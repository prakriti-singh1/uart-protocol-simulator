==> flow/design.v <==
module uart_loopback(
    input wire clk,
    input wire rst,
    input wire tx_start,
    input wire [7:0] tx_data,
    output wire tx,
    output wire [7:0] rx_data,
    output wire rx_done
);
    wire internal_tx;
    uart_tx transmitter (
        .clk(clk),
        .rst(rst),
        .tx_start(tx_start),
        .tx_data(tx_data),
        .tx(internal_tx),
        .tx_busy()
    );
    uart_rx receiver (
        .clk(clk),
        .rst(rst),
        .rx(internal_tx),
        .rx_data(rx_data),
        .rx_done(rx_done)
    );
    assign tx = internal_tx;
endmodule
module uart_rx(
    input wire clk,
    input wire rst,
    input wire rx,
    output reg [7:0] rx_data,
    output reg rx_done
);
    parameter CLK_FREQ = 50000000;
    parameter BAUD_RATE = 9600;
    localparam CLKS_PER_BIT = CLK_FREQ / BAUD_RATE;
    localparam IDLE = 0,
               START = 1,
               DATA = 2,
               STOP = 3;
    reg [1:0] state = IDLE;
    reg [12:0] clk_count = 0;
    reg [2:0] bit_index = 0;
    reg [7:0] shift_reg = 0;
    always @(posedge clk or posedge rst) begin
        if (rst) begin
            state <= IDLE;
            clk_count <= 0;
            bit_index <= 0;
            shift_reg <= 0;
            rx_data <= 0;
            rx_done <= 0;
        end else begin
            case (state)
                IDLE: begin
                    clk_count <= 0;
                    bit_index <= 0;
                    if (rx == 0) begin
                        rx_done <= 0;
                        state <= START;
                    end
                end
                START: begin
                    if (clk_count == (CLKS_PER_BIT - 1)/2) begin
                        clk_count <= 0;
                        state <= DATA;
                    end else begin
                        clk_count <= clk_count + 1;
                    end
                end
                DATA: begin
                    if (clk_count < CLKS_PER_BIT - 1) begin
                        clk_count <= clk_count + 1;
                    end else begin
                        clk_count <= 0;
                        shift_reg[bit_index] <= rx;
                        if (bit_index < 7)
                            bit_index <= bit_index + 1;
                        else
                            state <= STOP;
                    end
                end
                STOP: begin
                    if (clk_count < CLKS_PER_BIT - 1) begin
                        clk_count <= clk_count + 1;
                    end else begin
                        clk_count <= 0;
                        rx_data <= shift_reg;
                        rx_done <= 1;
                        state <= IDLE;
                    end
                end
            endcase
        end
    end
endmodule
module uart_tx(
    input wire clk,
    input wire rst,
    input wire tx_start,
    input wire [7:0] tx_data,
    output reg tx,
    output reg tx_busy
);
    parameter CLK_FREQ = 50000000;
    parameter BAUD_RATE = 9600;
    localparam CLKS_PER_BIT = CLK_FREQ / BAUD_RATE;
    reg [3:0] bit_index = 0;
    reg [12:0] clk_count = 0;
    reg [7:0] shift_reg;
    reg [2:0] state = 0;
    localparam IDLE = 0,
               START = 1,
               DATA = 2,
               STOP = 3,
               CLEANUP = 4;
    always @(posedge clk or posedge rst) begin
        if (rst) begin
            tx <= 1'b1;
            tx_busy <= 0;
            clk_count <= 0;
            bit_index <= 0;
            state <= IDLE;
        end else begin
            case (state)
                IDLE: begin
                    tx <= 1'b1;
                    tx_busy <= 0;
                    clk_count <= 0;
                    bit_index <= 0;
                    if (tx_start) begin
                        tx_busy <= 1;
                        shift_reg <= tx_data;
                        state <= START;
                    end
                end
                START: begin
                    tx <= 0;
                    if (clk_count < CLKS_PER_BIT - 1)
                        clk_count <= clk_count + 1;
                    else begin
                        clk_count <= 0;
                        state <= DATA;
                    end
                end
                DATA: begin
                    tx <= shift_reg[bit_index];
                    if (clk_count < CLKS_PER_BIT - 1)
                        clk_count <= clk_count + 1;
                    else begin
                        clk_count <= 0;
                        if (bit_index < 7)
                            bit_index <= bit_index + 1;
                        else
                            state <= STOP;
                    end
                end
                STOP: begin
                    tx <= 1;
                    if (clk_count < CLKS_PER_BIT - 1)
                        clk_count <= clk_count + 1;
                    else begin
                        clk_count <= 0;
                        state <= CLEANUP;
                    end
                end
                CLEANUP: begin
                    tx_busy <= 0;
                    state <= IDLE;
                end
            endcase
        end
    end
endmodule
# --- Reports on uart_loopback ---
# Tool output for the design above, in the order of the flow.
# Line numbers count from 1 in the design file above.
# Operators carry their Yosys type and port widths (W data, S select, Z words).
# Library cell names are shortened.
design:
  top: "uart_loopback"
  clk_port: "clk"
  cell_library: "sky130hd"
  corner: "tt_025C_1v80"

# --- Elaborated design ---
# Counts by Yosys on the flattened word-level netlist (proc, flatten, opt, wreduce; memories kept). Register bits leave out memories and registers merged into their read ports (data or address). Print and check cells are left out. Cells with the same type and inputs are merged into one.
bits:
  register_bits: 64
  in_bits: 11
  out_inout_bits: 10
  elab_cells: 99
op_classes:
  addsub: 5
  compare: 4
  equal: 20
  n_shift: 3
  mux: 29
  logic: 6
  n_reduce_logical: 21
ops:
  columns: ["op", "n"]
  rows:
  - ["$pmux W13 S3", 1]
  - ["$mux W13", 3]
  - ["$add A13 B1 Y13 const B", 2]
  - ["$lt A13 B13 Y1 const B", 2]
  - ["$pmux W13 S2", 1]
  - ["$mux W3", 7]
  - ["$ne A2 B2 Y1 const B", 9]
  - ["$mux W8", 2]
  - ["$pmux W3 S5", 1]
  - ["$eq A13 B12 Y1 const B", 1]
  - ["$reduce_and A3 Y1", 4]
  - ["$reduce_and A6 Y1", 2]
  - ["$mux W2", 5]
  - ["$shift A1 B4 Y8", 1]
  - ["$shift A1 B4 Y8 const A", 1]
  - ["$reduce_bool A4 Y1", 2]
  - ["$shiftx A8 B4 Y1", 1]
  - ["$and A8 B8 Y8", 1]
  - ["$or A8 B8 Y8", 1]
  - ["$not A8 Y8", 1]
  - ["$pmux W4 S2", 1]
  - ["$pmux W2 S4", 1]
  - ["$mux W4", 2]
  - ["$ne A2 B1 Y1 const B", 3]
  - ["$reduce_bool A2 Y1", 3]
  - ["$eq A3 B2 Y1 const B", 2]
  - ["$reduce_or A3 Y1", 2]
  - ["$pmux W3 S2", 1]
# Not listed: further kinds 19, cells in them 25.

# --- Depth ---
# Yosys ltp: most cells in a row. Word level: on the elaborated netlist, between registers, memories and ports. Mapped: between sequential cells and ports; inverters and the memories' decode and read muxes count.
logic_depth:
  ltp_word: 7
  abc_area: 1
  depth_mapped: 11
  depth_no_buf: 11

# --- Synthesis result ---
# Source: synth_stat.txt of the flow (Yosys; design flattened, memories mapped). It holds for the ABC_AREA given above (unset counts as 0); a run with the other value may have another netlist.
by_type:
  columns: ["cell", "n", "type_area_um2"]
  rows:
  - ["dfrtp_1", 55, 1376.32]
  - ["nand2_1", 131, 491.722]
  - ["nand3_1", 54, 270.259]
  - ["edfxtp_1", 8, 240.23]
  - ["inv_1", 45, 168.912]
  - ["ha_1", 12, 150.144]
  - ["nor2_1", 40, 150.144]
  - ["o21ai_0", 29, 145.139]
  - ["nor2_4", 8, 90.086]
  - ["nand2_2", 14, 87.584]
  - ["a21oi_1", 13, 65.062]
  - ["nand4_1", 9, 56.304]
  - ["o21ai_2", 6, 52.55]
  - ["nand2_4", 4, 45.043]
  - ["o22ai_1", 7, 43.792]
  - ["xor2_1", 5, 43.792]
  - ["buf_12", 2, 40.038]
  - ["nor2_2", 5, 31.28]
# Not listed: further types 25, cells in them 42.
synth_totals:
  stdcells: 489
  mapped_area_um2: 3838.7
  seq_area_um2: 1642.8
  ffs: 64
  buffers: 8

# --- Timing after synthesis ---
# Path of least setup slack by OpenSTA after synthesis, without wires, with an ideal clock, recovery checks aside; 20% of the period is set as input and as output delay. Where synthesis merged equal registers, the netlist keeps one of their names.
synth_timing:
  kind: "input to register"
  start: "in rst"
  end: "reg transmitter.shift_reg[0]"
  clock_period_ns: 2.98
  input_delay_ns: 0.596
  setup_time_ns: 0.370
  launch_ns: 0.596
  arrival_ns: 2.313
  required_ns: 2.610
  slack_ns: 0.297
  path_delay_ns: 2.087
  path_stages: 3
  n_path_buf: 0
  period_less_setup_slack_ns: 2.683
# "path_delay_ns" = arrival - input delay + setup time.
# "path_stages": output pins that drive a net of the path, with the launching flip-flop's if there is one; two outputs of one cell count as two.
# "period_less_setup_slack_ns" is the clock period less the worst setup slack; recovery checks do not enter. This is arithmetic on one report: input and output delays are still those of the set period (20% each).
# The rows between start and end are the longest chain of elaborated cells between them; the timing report does not say that the signal goes this way. Where chains are equally long, one stands for them.
# A line is the first line of the expression or statement that the cell stems from. Yosys adds cells for indexed reads and writes and turns some case tables into memories.
synth_via:
  cell_sequence: "inv_1 nand2_1 nor2_1"
  elab_chain_cells: 2
  cells_between: 2
  cone_lines: 0
  classes_between: "logic (1); reduce/logical (1)"
synth_lines:
  columns: ["item", "line", "text"]
  rows:
  - ["start: declaration", 3, "input wire rst,"]
  - ["$not A1 Y1", null, null]
  - ["$reduce_and A3 Y1", null, null]
  - ["end: assignment", 134, "shift_reg <= tx_data;"]
  - ["end: declaration", 111, "reg [7:0] shift_reg;"]

# --- Worst path after layout ---
# From the final timing report of entry B: the path of least setup slack in the routed layout; clock arrival at registers is part of the times.
layout_timing:
  kind: "register to output"
  start: "reg transmitter.tx"
  end: "out tx"
  clock_period_ns: 3.45
  output_delay_ns: 0.69
  launch_ns: 0.34
  arrival_ns: 1.48
  required_ns: 2.76
  slack_ns: 1.28
  path_stages: 2
  n_path_buf: 1
# At most two assigning lines are given for a register; there are more.
layout_via:
  cell_sequence: "dfstp_2 clkdlybuf4s50_1"
  elab_chain_cells: 0
  cells_between: 0
  cone_lines: 0
layout_lines:
  columns: ["item", "line", "text"]
  rows:
  - ["start: declaration", 103, "output reg tx,"]
  - ["start: assignment", 120, "tx <= 1'b1;"]
  - ["start: assignment", 148, "tx <= shift_reg[bit_index];"]
  - ["end: declaration", 6, "output wire tx,"]

Design uart_loopback on sky130hd. What follows are 2 stored runs of the flow, each under its own settings; their order means nothing. The constraints put input and output delay at 20% of the set period each and load the outputs with 0.01 pF.
"achieved_period_ns": clock period set for the run, less the worst setup slack. It is reckoned from that one timing run; input and output delays stay at 20% of the period that was set.
"worst_path_allowed_less_slack_ns" means the part of the period allowed to the worst setup path (the constraints hold back 20% at inputs and 20% at outputs) less its slack; where the path has registers, the arrival times of their clocks count too.
"totalPower_mw": no workload was simulated; the value follows from the tool's default switching activity.

--- entry A ---
==> flow/run.sh <==
#!/bin/bash
# the make line also repeats the synthesis and layout settings of config.mk as NAME=value (left out here)
make -C /OpenROAD-flow-scripts/flow DESIGN_CONFIG=/design/flow/config.mk WORK_HOME=/design/flow/orfs CLKGATE_MAP_FILE= finish
==> flow/config.mk <==
export PLATFORM = sky130hd
export DESIGN_NAME = uart_loopback
export DESIGN_NICKNAME = uart_loopback
export VERILOG_FILES = /design/flow/design.v
export SDC_FILE = /design/flow/constraint.sdc
export NUM_CORES = 4
export LEC_CHECK = 0
export ABC_AREA = 0
export CAP_MARGIN = 20
export CELL_PAD_IN_SITES_DETAIL_PLACEMENT = 2
export CELL_PAD_IN_SITES_GLOBAL_PLACEMENT = 0
export CORE_MARGIN = 9
export CORE_UTILIZATION = 72
export GPL_TIMING_DRIVEN = 1
export PLACE_DENSITY_LB_ADDON = 0.17
export SETUP_SLACK_MARGIN = 0.09
export SLEW_MARGIN = 40
==> flow/constraint.sdc <==
create_clock -name core_clock -period 3.82 [get_ports {clk}]
set_input_delay 0.7640 -clock core_clock [delete_from_list [all_inputs] [get_ports {clk}]]
set_output_delay 0.7640 -clock core_clock [all_outputs]
set_load 0.01 [all_outputs]

==> results, as YAML <==
outcome: "no results, placement failed with DPL-0033"

--- entry B ---
==> flow/run.sh <==
#!/bin/bash
# the make line also repeats the synthesis and layout settings of config.mk as NAME=value (left out here)
make -C /OpenROAD-flow-scripts/flow DESIGN_CONFIG=/design/flow/config.mk WORK_HOME=/design/flow/orfs CLKGATE_MAP_FILE= finish
==> flow/config.mk <==
export PLATFORM = sky130hd
export DESIGN_NAME = uart_loopback
export DESIGN_NICKNAME = uart_loopback
export VERILOG_FILES = /design/flow/design.v
export SDC_FILE = /design/flow/constraint.sdc
export NUM_CORES = 4
export LEC_CHECK = 0
export ABC_AREA = 1
export CAP_MARGIN = 35
export CELL_PAD_IN_SITES_GLOBAL_PLACEMENT = 2
export CORE_ASPECT_RATIO = 1.26
export CORE_MARGIN = 2
export CORE_UTILIZATION = 44
export CTS_CLUSTER_SIZE = 22
export GPL_ROUTABILITY_DRIVEN = 1
export MAX_ROUTING_LAYER = met5
export MIN_ROUTING_LAYER = met2
export PLACE_DENSITY = 0.37
export SLEW_MARGIN = 20
export TNS_END_PERCENT = 25
==> flow/constraint.sdc <==
create_clock -name core_clock -period 3.45 [get_ports {clk}]
set_input_delay 0.6900 -clock core_clock [delete_from_list [all_inputs] [get_ports {clk}]]
set_output_delay 0.6900 -clock core_clock [all_outputs]
set_load 0.01 [all_outputs]

==> results, as YAML <==
results:
  totalPower_mw: 1.860
  finish.utilization_pct: 49.9
  design.die.area_um2: 9492.4
  setup_worst_slack_ns: 1.283
  synth_area_um2: 3838.7
  worst_path_allowed_less_slack_ns: 1.48
  timing.worst_path_kind: "register to output"
  achieved_period_ns: 2.167
